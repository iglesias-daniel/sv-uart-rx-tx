==> flow/design.v <==
module uart_rx #(
    parameter BAUD_DIV = 434,
    parameter DATA_BITS = 8,
    parameter PARITY_TYPE = 1,
    parameter STOP_BIT = 1
) (
    input clk,
    input rx,
    input rst_n,
    output reg ready,
    output reg [DATA_BITS-1:0] data_out,
    output reg error
);
    localparam WAIT = 2'b00;
    localparam DATA = 2'b01;
    localparam PARITY = 2'b10;
    localparam STOP = 2'b11;
    localparam PARITY_NONE = 0;
    localparam PARITY_EVEN = 1;
    localparam PARITY_ODD = 2;
    reg [1:0] state, next_state;
    reg tick;  
    reg [15:0] counter;  
    reg [$clog2(DATA_BITS):0] bit_counter;  
    reg [$clog2(STOP_BIT):0] stop_counter;  
    reg parity_bit;  
    reg income_message;  
    always @(posedge clk or negedge rst_n) begin
        if (!rst_n) begin
            counter <= 0;
            tick <= 0;
            income_message <= 0;
        end else begin
            tick <= 0;
            if (!rx & !income_message) begin
                income_message <= 1;
                tick <= 1;
            end else begin
                if (income_message) begin
                    if (bit_counter == 0) begin
                        if (counter == (BAUD_DIV + (BAUD_DIV >> 1)) - 1) begin
                            tick <= 1;
                            counter <= 0;
                        end else begin
                            tick <= 0;
                            counter <= counter + 1;
                        end
                    end else begin
                        if (counter == BAUD_DIV - 1) begin
                            tick <= 1;
                            counter <= 0;
                            if (next_state == WAIT) begin
                                income_message <= 0;
                            end 
                        end else begin
                            tick <= 0;
                            counter <= counter + 1;
                        end
                    end
                end
            end
        end
    end
    always @(posedge clk or negedge rst_n) begin
        if (!rst_n) begin
            state <= WAIT;
            bit_counter <= 0;
            stop_counter <= 0;
            ready <= 1;
            data_out <= 0;
            error <= 0;
            parity_bit <= 0;
        end else if (tick) begin
            case (state)
                WAIT: begin
                    bit_counter <= 0;
                    stop_counter <= 0;
                    if (income_message) begin
                        ready <= 0;
                    end else begin
                        ready <= 1;
                    end
                end
                DATA: begin
                    data_out[bit_counter] <= rx;
                    bit_counter <= bit_counter + 1;
                end
                PARITY: parity_bit <= rx;
                STOP: begin
                    stop_counter <= stop_counter + 1;
                    case (PARITY_TYPE)
                        PARITY_NONE: error <= (rx != 1);
                        PARITY_EVEN: error <= (parity_bit != ^data_out) | (rx != 1);
                        PARITY_ODD: error <= (parity_bit == ^data_out) | (rx != 1);
                        default: error <= (rx != 1);
                    endcase
                    if (next_state == WAIT)
                        ready <= 1;
                end
            endcase
            state <= next_state;
        end
    end
    always @(*) begin
        next_state = state;
        case (state)
            WAIT: begin
                if (income_message)
                    next_state = DATA;
            end
            DATA: begin
                if (bit_counter == DATA_BITS - 1)
                    if ((PARITY_TYPE == PARITY_EVEN) || (PARITY_TYPE == PARITY_ODD))
                        next_state = PARITY;
                    else
                        next_state = STOP;
                else
                    next_state = DATA;
            end
            PARITY: next_state = STOP;
            STOP:
                if (stop_counter == STOP_BIT - 1)
                    next_state = WAIT;
            default: next_state = WAIT;
        endcase
    end
endmodule
### Step by step through the tools: uart_rx

Tool output for the design above, in the order of the flow.
Line numbers count from 1 in the design file above.
Operators: Yosys type, input widths -> output width; for muxes data width and select width s.
Not given: --

| design | value |
|---|---|
| top | uart_rx |
| clock | clk |
| library | sky130hd |
| corner | tt_025C_1v80 |

### Elaborated design

Yosys after proc, flatten, opt, wreduce and memory -nomap, before mapping. Memory bits, and registers merged into a memory's read port (data or address), are not among the register bits. Print and check cells are not counted. Equal cells are merged and count once.

| operators by class | value |
|---|---|
| $add $sub $neg | 4 |
| equality and inequality tests | 8 |
| shift operators | 2 |
| multiplexer cells | 23 |
| bitwise gates (word level) | 8 |
| reductions and logical operators | 16 |

Operators with widths:

| cell | number |
|---|---|
| $mux 16 | 3 |
| $add 16x1->16 const B | 1 |
| $eq 16x10->1 const B | 1 |
| $eq 16x9->1 const B | 1 |
| $reduce_and 2->1 | 6 |
| $mux 1 | 12 |
| $shift 1x5->8 | 1 |
| $shift 1x5->8 const A | 1 |
| $and 8x8->8 | 1 |
| $or 8x8->8 | 1 |
| $not 8->8 | 1 |
| $reduce_xor 8->1 | 1 |
| $pmux 4 s2 | 1 |
| $pmux 2 s4 | 1 |
| $mux 8 | 1 |
| $mux 2 | 3 |
| $neg 4->5 | 1 |
| $eq 2x2->1 const B | 2 |
| $logic_not 2->1 | 2 |
| $reduce_bool 2->1 | 2 |
| $add 4x1->4 const B | 1 |
| $eq 4x3->1 const B | 1 |
| $logic_not 4->1 | 1 |
| $pmux 1 s2 | 2 |
| $not 1->1 | 3 |
| $reduce_and 3->1 | 1 |
| $reduce_or 3->1 | 1 |
| $logic_not 1->1 | 2 |

Not listed: further kinds 6, cells in them 6.

| word-level totals | value |
|---|---|
| register bits | 36 |
| input bits | 3 |
| output and inout bits | 10 |
| cells after elaboration | 71 |

### Logic depth

Depth = most cells in a row (Yosys ltp): at word level without a register or memory, in the mapped netlist without a sequential cell, where the memories' decode and read muxes count.

| depth | value |
|---|---|
| depth in word-level cells | 9 |
| ABC_AREA | 0 |
| mapped depth | 7 |
| depth with buffers taken out | 6 |

### After synthesis

Yosys stat after the flow's synthesis: flattened, memories mapped to cells. It holds for the ABC_AREA given above (unset counts as 0); a run with the other value may have another netlist.

Cell types:

| cell type | number | total area (µm²) |
|---|---|---|
| sky130_fd_sc_hd__dfrtp_1 | 38 | 950.912 |
| sky130_fd_sc_hd__ha_1 | 8 | 100.096 |
| sky130_fd_sc_hd__nand2_1 | 26 | 97.594 |
| sky130_fd_sc_hd__xor2_1 | 11 | 96.342 |
| sky130_fd_sc_hd__xnor2_1 | 7 | 61.309 |
| sky130_fd_sc_hd__o21ai_0 | 12 | 60.058 |
| sky130_fd_sc_hd__dfstp_2 | 2 | 52.55 |
| sky130_fd_sc_hd__inv_1 | 14 | 52.55 |
| sky130_fd_sc_hd__nand3_1 | 10 | 50.048 |
| sky130_fd_sc_hd__mux2_2 | 4 | 45.043 |
| sky130_fd_sc_hd__a21oi_1 | 8 | 40.038 |
| sky130_fd_sc_hd__nor4_1 | 6 | 37.536 |
| sky130_fd_sc_hd__o31ai_1 | 5 | 37.536 |
| sky130_fd_sc_hd__clkbuf_1 | 9 | 33.782 |
| sky130_fd_sc_hd__nand4_1 | 5 | 31.28 |
| sky130_fd_sc_hd__nor2_1 | 8 | 30.029 |
| sky130_fd_sc_hd__a22o_1 | 3 | 26.275 |
| sky130_fd_sc_hd__nor3_1 | 5 | 25.024 |

Not listed: further types 30, cells in them 43.

| synthesis totals | value |
|---|---|
| cell count | 224 |
| synthesis area | 2187.1 µm² |
| sequential area | 1003.5 µm² |
| flip-flop cells | 40 |
| buffers | 12 |

### Path before layout

Path of least setup slack by OpenSTA after synthesis, without wires, with an ideal clock, recovery checks aside; 20% of the period is set as input and as output delay. Where synthesis merged equal registers, the netlist keeps one of their names.

| timing post-synthesis | value |
|---|---|
| kind | register -> register |
| start | register bit_counter[0] |
| end | register data_out[0] |
| period | 3.23 ns |
| library setup time | 0.125 ns |
| time at the first pin | 0.000 ns |
| arrival time | 2.262 ns |
| data required time | 3.105 ns |
| path slack | 0.843 ns |
| delay of the path | 2.387 ns |
| stages | 8 |
| buffers on the path | 2 |
| synthesis period reached | 2.387 ns |

"delay of the path" = arrival - input delay + setup time.
"stages" counts driving pins, that of a launching flip-flop among them; a cell with two outputs on the path counts twice.
"synthesis period reached" is the clock period less the worst setup slack; recovery checks do not enter. This is arithmetic on one report: input and output delays are still those of the set period (20% each).
The rows between start and end are the longest chain of elaborated cells between them; the timing report does not say that the signal goes this way. Where chains are equally long, one stands for them.
A line is the first line of the expression or statement that the cell stems from. Yosys adds cells for indexed reads and writes and turns some case tables into memories.
A register here has more assigning lines than the two given.

| on the way, post-synthesis | value |
|---|---|
| path through | sky130_fd_sc_hd__dfrtp_1 -> sky130_fd_sc_hd__clkbuf_1 -> sky130_fd_sc_hd__inv_1 -> sky130_fd_sc_hd__ha_1 -> sky130_fd_sc_hd__clkbuf_1 -> sky130_fd_sc_hd__or4_1 -> sky130_fd_sc_hd__nor4_1 -> sky130_fd_sc_hd__mux2_2 |
| cells in the longest elaborated chain | 6 |
| elaborated cells between the ends (all ways) | 7 |
| source lines of those cells | 2 |
| classes of those cells | add/sub (1); shift (2); mux (1); logic (3) |

Ends and longest elaborated chain, post-synthesis:

| element | RTL line | RTL |
|---|---|---|
| from (decl) | 24 | `reg [$clog2(DATA_BITS):0] bit_counter;` |
| from (assign) | 67 | `bit_counter <= 0;` |
| from (assign) | 86 | `bit_counter <= bit_counter + 1;` |
| $neg 4->5 | 85 | `data_out[bit_counter] <= rx;` |
| $shift 1x5->8 | 85 |  |
| $not 8->8 | 85 |  |
| $and 8x8->8 | 85 |  |
| $or 8x8->8 | 85 |  |
| $mux 8 | 74 | `case (state)` |
| to (assign) | 70 | `data_out <= 0;` |
| to (assign) | 85 |  |
| to (decl) | 11 | `output reg [DATA_BITS-1:0] data_out,` |

### Timing after layout

Path of least setup slack in the final report of run 1 (OpenROAD, finished layout, wires in). Where an end is a register, its clock arrival counts in the times.

| timing after layout | value |
|---|---|
| kind | register -> register |
| start | register bit_counter[0] |
| end | register data_out[0] |
| period | 4.57 ns |
| library setup time | 0.11 ns |
| time at the first pin | 0.28 ns |
| arrival time | 2.65 ns |
| data required time | 4.75 ns |
| path slack | 2.10 ns |
| stages | 6 |
| buffers on the path | 0 |

The rows between start and end are the longest chain of elaborated cells between them; the timing report does not say that the signal goes this way. Where chains are equally long, one stands for them.
A register here has more assigning lines than the two given.

| on the way, after layout | value |
|---|---|
| path through | sky130_fd_sc_hd__dfrtp_1 -> sky130_fd_sc_hd__inv_1 -> sky130_fd_sc_hd__ha_1 -> sky130_fd_sc_hd__or4_1 -> sky130_fd_sc_hd__nor4_1 -> sky130_fd_sc_hd__mux2_2 |
| cells in the longest elaborated chain | 6 |
| elaborated cells between the ends (all ways) | 7 |
| source lines of those cells | 2 |
| classes of those cells | add/sub (1); shift (2); mux (1); logic (3) |

Ends and longest elaborated chain, after layout:

| element | RTL line | RTL |
|---|---|---|
| from (decl) | 24 | `reg [$clog2(DATA_BITS):0] bit_counter;` |
| from (assign) | 67 | `bit_counter <= 0;` |
| from (assign) | 86 | `bit_counter <= bit_counter + 1;` |
| $neg 4->5 | 85 | `data_out[bit_counter] <= rx;` |
| $shift 1x5->8 | 85 |  |
| $not 8->8 | 85 |  |
| $and 8x8->8 | 85 |  |
| $or 8x8->8 | 85 |  |
| $mux 8 | 74 | `case (state)` |
| to (assign) | 70 | `data_out <= 0;` |
| to (assign) | 85 |  |
| to (decl) | 11 | `output reg [DATA_BITS-1:0] data_out,` |

==> runs of uart_rx <==
Flow measurements of uart_rx on sky130hd: 2 stored runs with different settings, listed in no order. Input and output delays are each 20% of the period that was set; the output load is 0.01 pF.
"reached clock period" means the clock period less the worst setup slack. The figure is calculated, with input and output delays left at 20% of the set period.
"time on the worst setup path" is the time allowed to the run's worst setup path (the clock period less input and output delay, where it has them) less its slack. Clock arrival times count: a late capture clock shortens it, a late launch clock lengthens it.
"total power after layout" rests on the timing tool's default activity at the inputs, not on a simulated workload.
Settings: -- = not set for that run.

| item | run 1 | run 2 |
|---|---|---|
| period_ns | 4.57 | 5.01 |
| CORE_UTILIZATION | 30 | 47 |
| PLACE_DENSITY | 0.61 | -- |
| CORE_MARGIN | 8 | 2 |
| CELL_PAD_IN_SITES_GLOBAL_PLACEMENT | 3 | -- |
| TNS_END_PERCENT | 35 | -- |
| GPL_TIMING_DRIVEN | 1 | 0 |
| CTS_CLUSTER_DIAMETER | 36 | 157 |
| MAX_ROUTING_LAYER | met5 | -- |
| CAP_MARGIN | 20 | 10 |
| SLEW_MARGIN | 20 | 20 |
| SETUP_SLACK_MARGIN | -- | 0.97 |
| PLACE_DENSITY_LB_ADDON | -- | 0.23 |
| CELL_PAD_IN_SITES_DETAIL_PLACEMENT | -- | 1 |
| post-route setup TNS (ns) | 0.000 | 0.000 |
| worst slack on setup checks (ns) | 2.103 | 2.205 |
| reached clock period (ns) | 2.467 | 2.805 |
| final design utilization | 0.342 | 0.566 |
| total power after layout (mW) | 0.7393 | 0.7457 |
| time on the worst setup path (ns) | 2.47 | 2.80 |
| kind of the worst setup path | register -> register | register -> register |
| die outline area (µm²) | 10278.9 | 5215.0 |
| mapped cell area after synthesis (µm²) | 2187.1 | 2187.1 |
