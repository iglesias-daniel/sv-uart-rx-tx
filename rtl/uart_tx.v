==> flow/design.v <==
module uart_tx #(
    parameter BAUD_DIV = 434,
    parameter DATA_BITS = 8,
    parameter PARITY_TYPE = 1,
    parameter STOP_BIT = 1
) (
    input clk,
    input valid,
    input [DATA_BITS-1:0] data_in,
    input rst_n,
    output wire ready,
    output wire tx
);
    localparam WAIT = 2'b00;
    localparam DATA = 2'b01;
    localparam PARITY = 2'b10;
    localparam STOP = 2'b11;
    localparam PARITY_NONE = 0;
    localparam PARITY_EVEN = 1;
    localparam PARITY_ODD = 2;
    reg [1:0] state, next_state;
    reg tick;  
    reg [15:0] counter;  
    reg [$clog2(DATA_BITS):0] bit_counter;  
    reg [$clog2(STOP_BIT):0] stop_counter;  
    reg parity_bit;  
    reg send_message;
    reg [DATA_BITS:0] data_sent;
    always @(posedge clk or negedge rst_n) begin
        if (!rst_n) begin
            counter <= 0;
            tick <= 0;
            send_message <= 0;
            data_sent <= 0;
        end else begin
            if (ready & valid) begin
                send_message <= 1;
                data_sent <= data_in;
            end
            tick <= 0;
            if (send_message) begin
                if (counter == BAUD_DIV - 1) begin
                    tick <= 1;
                    counter <= 0;
                    if (next_state == WAIT) begin
                        send_message <= 0;
                    end
                end else begin
                    tick <= 0;
                    counter <= counter + 1;
                end
            end
        end
    end
    always @(posedge clk or negedge rst_n) begin
        if (!rst_n) begin
            state <= WAIT;
            tx <= 1;
            bit_counter <= 0;
            stop_counter <= 0;
            ready <= 1;
        end else if (tick) begin
            case (state)
                WAIT: begin
                    bit_counter <= 0;
                    stop_counter <= 0;
                    if (valid) begin
                        tx <= 0;
                        ready <= 0;
                    end else begin
                        tx <= 1;
                        ready <= 1;
                    end
                end
                DATA: begin
                    tx <= data_sent[bit_counter];
                    bit_counter <= bit_counter + 1;
                end
                PARITY: tx <= parity_bit;
                STOP: begin
                    tx <= 1;
                    stop_counter <= stop_counter + 1;
                    if (next_state == WAIT)
                        ready <= 1;
                end
            endcase
            state <= next_state;
        end
    end
    always @(*) begin
        next_state = state;
        case (state)
            WAIT: begin
                if (valid)
                    next_state = DATA;
            end
            DATA: begin
                if (bit_counter == DATA_BITS - 1)
                    if ((PARITY_TYPE == PARITY_EVEN) || (PARITY_TYPE == PARITY_ODD))
                        next_state = PARITY;
                    else
                        next_state = STOP;
                else
                    next_state = DATA;
            end
            PARITY: next_state = STOP;
            STOP: 
                if (stop_counter == STOP_BIT - 1)
                    next_state = WAIT;
            default: next_state = WAIT;
        endcase
    end
    always @(*) begin
        case (PARITY_TYPE)
            PARITY_NONE: parity_bit = 0;
            PARITY_EVEN: parity_bit = ~^data_sent;
            PARITY_ODD: partity_bit = ^data_sent;
            default: parity_bit = 0;
        endcase
    end
endmodule
* Reports on uart_tx
Tool output for the design above, in the order of the flow.
Line numbers count from 1 in the design file above.
Library cell names are shortened.
The mark n/a stands for no value.
- Top :: uart_tx
- Clock :: clk
- Library :: sky130hd
- Timing corner :: tt_025C_1v80

* After elaboration
Counts by Yosys on the flattened word-level netlist (proc, flatten, opt, wreduce; memories kept). Register bits leave out memories and registers merged into their read ports (data or address). Print and check cells are left out. Cells with the same type and inputs are merged into one.
- Add/subtract/negate cells :: 3
- Equal/unequal tests :: 6
- Shift operators :: 1
- Muxes and demuxes :: 17
- Bitwise operators :: 1
- Reduce/logical cells :: 8
** Operators with widths (count)
- 16-bit by 1-bit adder with 16-bit output with constant B :: 1
- 16-bit by 9-bit equality test with 1-bit output with constant B :: 1
- 16-bit two-way mux :: 1
- 9-bit by 4-bit indexed select with 1-bit output :: 1
- 9-bit XNOR reduction :: 1
- 4-bit case mux with 2-bit select :: 1
- 2-bit case mux with 4-bit select :: 1
- 1-bit two-way mux :: 8
- 2-bit two-way mux :: 3
- 2-bit equality test with constant B :: 2
- 2-bit zero test :: 2
- 2-bit AND reduction :: 2
- 2-bit nonzero test :: 2
- 4-bit by 1-bit adder with 4-bit output with constant B :: 1
- 4-bit by 3-bit equality test with 1-bit output with constant B :: 1
- 1-bit case mux with 4-bit select :: 1
- 1-bit case mux with 2-bit select :: 2
- 3-bit AND reduction :: 1
- 2-bit by 1-bit equality test with 1-bit output with constant B :: 1
- 2-bit != test with constant B :: 1
- 1-bit adder with constant B :: 1
- 1-bit AND :: 1
- Flip-flop bits (word level) :: 35
- Input bits :: 11
- Output and inout port bits :: 2

* Longest topological paths
Yosys ltp: most cells in a row. Word level: on the elaborated netlist, between registers, memories and ports. Mapped: between sequential cells and ports; inverters and the memories' decode and read muxes count.
- Word-level depth :: 7
- ABC_AREA :: 0
- Depth in mapped cells :: 7
- Gate-level depth less buffers :: 6

* After synthesis
The flow's flattened synthesis, as Yosys stat reports it; memories are mapped. The netlist is that of the ABC_AREA named above (0 if unset); the other value can give another one.
The area totals of this step are shown rounded.
** Cell types (count)
- dfrtp_1 :: 36
- xnor2_1 :: 17
- mux2_2 :: 8
- dfstp_2 :: 3
- nand2_1 :: 18
- nand3_1 :: 11
- nand4_1 :: 7
- ha_1 :: 3
- nor2_1 :: 10
- o21ai_0 :: 7
- inv_1 :: 9
- mux2i_1 :: 3
- xor2_1 :: 3
- nor3_1 :: 5
- mux4_2 :: 1
- nor4_4 :: 1
- clkbuf_1 :: 5
- a22o_1 :: 2
Not listed: further types 23, cells in them 30.
- Cell count :: 179
- Chip area (Yosys) :: 1900 um^2
- Mapped flip-flops :: 39

* Worst setup path after synthesis
OpenSTA on the mapped netlist: ideal clock, no wires. The path of least setup slack (recovery checks aside). Input and output delay are each 20% of the period. Register names are those of the netlist, which keeps one name where synthesis merged equal registers.
- Path kind :: register to register
- From :: reg counter[10]
- To :: reg counter[4]
- Clock period :: 2660 ps
- Time at the first pin :: 0 ps
- Arrival time :: 1715 ps
- Path slack :: 826 ps
- Path delay :: 1834 ps
- Stages :: 6
- Path buffers :: 1
- Period reached after synthesis :: 1834 ps
"path delay" = arrival - input delay + setup time.
"stages": output pins that drive a net of the path, with the launching flip-flop's if there is one; two outputs of one cell count as two.
"period reached after synthesis" = period - worst setup slack (recovery checks aside). The figure is calculated, with input and output delays left at 20% of the set period.
The rows between start and end are the longest chain of elaborated cells between them; the timing report does not say that the signal goes this way. Where chains are equally long, one stands for them.
A line is the first line of the expression or statement that the cell stems from. Yosys adds cells for indexed reads and writes and turns some case tables into memories.
At most two assigning lines are given for a register; there are more.
- Cell sequence :: dfrtp_1 -> or4_2 -> nor4_4 -> and2_1 -> buf_6 -> nor2_1
- Cells in the longest elaborated chain :: 2
** RTL lines, path post-synthesis
- start, declared :: line 23 : reg [15:0] counter;
- start, assigned :: line 31 : counter <= 0;
- start, assigned :: line 50 : counter <= counter + 1;
- 16-bit by 9-bit equality test with 1-bit output :: line 42 : if (counter == BAUD_DIV - 1) begin
- 16-bit two-way mux :: line 42
- end, assigned :: line 44 : counter <= 0;
- end, assigned :: line 50
- end, declared :: line 23

* Path in the finished layout
From the final timing report of flow run A: the path of least setup slack in the routed layout; clock arrival at registers is part of the times.
The report prints the path's times to 10 ps; the period is as set.
- Path kind :: register to register
- From :: reg counter[10]
- To :: reg counter[5]
- Clock period :: 2480 ps
- Time at the first pin :: 290 ps
- Arrival time :: 2140 ps
- Path slack :: 530 ps
- Stages :: 5
- Path buffers :: 0
The rows between start and end are the longest chain of elaborated cells between them; the timing report does not say that the signal goes this way. Where chains are equally long, one stands for them.
At most two assigning lines are given for a register; there are more.
- Cell sequence :: dfrtp_1 -> or4_2 -> nor4_4 -> and2_1 -> nor2_1
- Cells in the longest elaborated chain :: 2
** RTL lines, path post-layout
- start, declared :: line 23 : reg [15:0] counter;
- start, assigned :: line 31 : counter <= 0;
- start, assigned :: line 50 : counter <= counter + 1;
- 16-bit by 9-bit equality test with 1-bit output :: line 42 : if (counter == BAUD_DIV - 1) begin
- 16-bit two-way mux :: line 42
- end, assigned :: line 44 : counter <= 0;
- end, assigned :: line 50
- end, declared :: line 23

Wiki page: uart_tx / flow data

2 stored runs of uart_tx in the flow (synthesis by Yosys, layout by OpenROAD, sky130hd cells), in arbitrary order. Constraints: input delay and output delay 20% of the set period each, output load 0.01 pF.
"clock period reached" is the run's clock period less its worst setup slack. It is reckoned from that one timing run; input and output delays stay at 20% of the period that was set.
"worst path time": the worst setup path's part of the clock period (all of it between registers, 20% less for each end at a port) less its slack. A launch clock that arrives late makes it longer, a capture clock that arrives late makes it shorter.
By "power" is meant OpenSTA's value without simulated activity: inputs other than the clock are taken to toggle once in ten clock periods, and the tool carries that through the logic.
"worst path time" is known to 10 ps.
The measured numbers are rounded.

** Flow run A
- Settings :: period_ns=2.48; CORE_UTILIZATION=24; SETUP_SLACK_MARGIN=-0.12; PLACE_DENSITY_LB_ADDON=0.24; TNS_END_PERCENT=45; GPL_TIMING_DRIVEN=1; CTS_CLUSTER_DIAMETER=66; CAP_MARGIN=20; SLEW_MARGIN=0; MAX_ROUTING_LAYER=met5; CORE_MARGIN=2
- Post-synthesis cell area :: 1900 um^2
- Total negative setup slack :: 0 ps
- Clock period reached :: 1950 ps
- Power :: 1.1 mW
- Utilization of the finished layout :: 29%
- Overall die area :: 8700 um^2
- Standard-cell area after layout :: 2200 um^2
- Setup slack of the worst path :: 530 ps
- Worst path time :: 1950 ps
- Worst setup path kind :: register to register

** Flow run B
- Settings :: period_ns=3.94; CORE_UTILIZATION=42; SETUP_SLACK_MARGIN=1.14; CELL_PAD_IN_SITES_GLOBAL_PLACEMENT=0; MIN_ROUTING_LAYER=met1; CAP_MARGIN=20; CORE_MARGIN=2; SLEW_MARGIN=20
- Post-synthesis cell area :: 1900 um^2
- Total negative setup slack :: 0 ps
- Clock period reached :: 2197 ps
- Power :: 0.68 mW
- Utilization of the finished layout :: 49%
- Overall die area :: 5100 um^2
- Standard-cell area after layout :: 2100 um^2
- Setup slack of the worst path :: 1700 ps
- Worst path time :: 1410 ps
- Worst setup path kind :: register to output
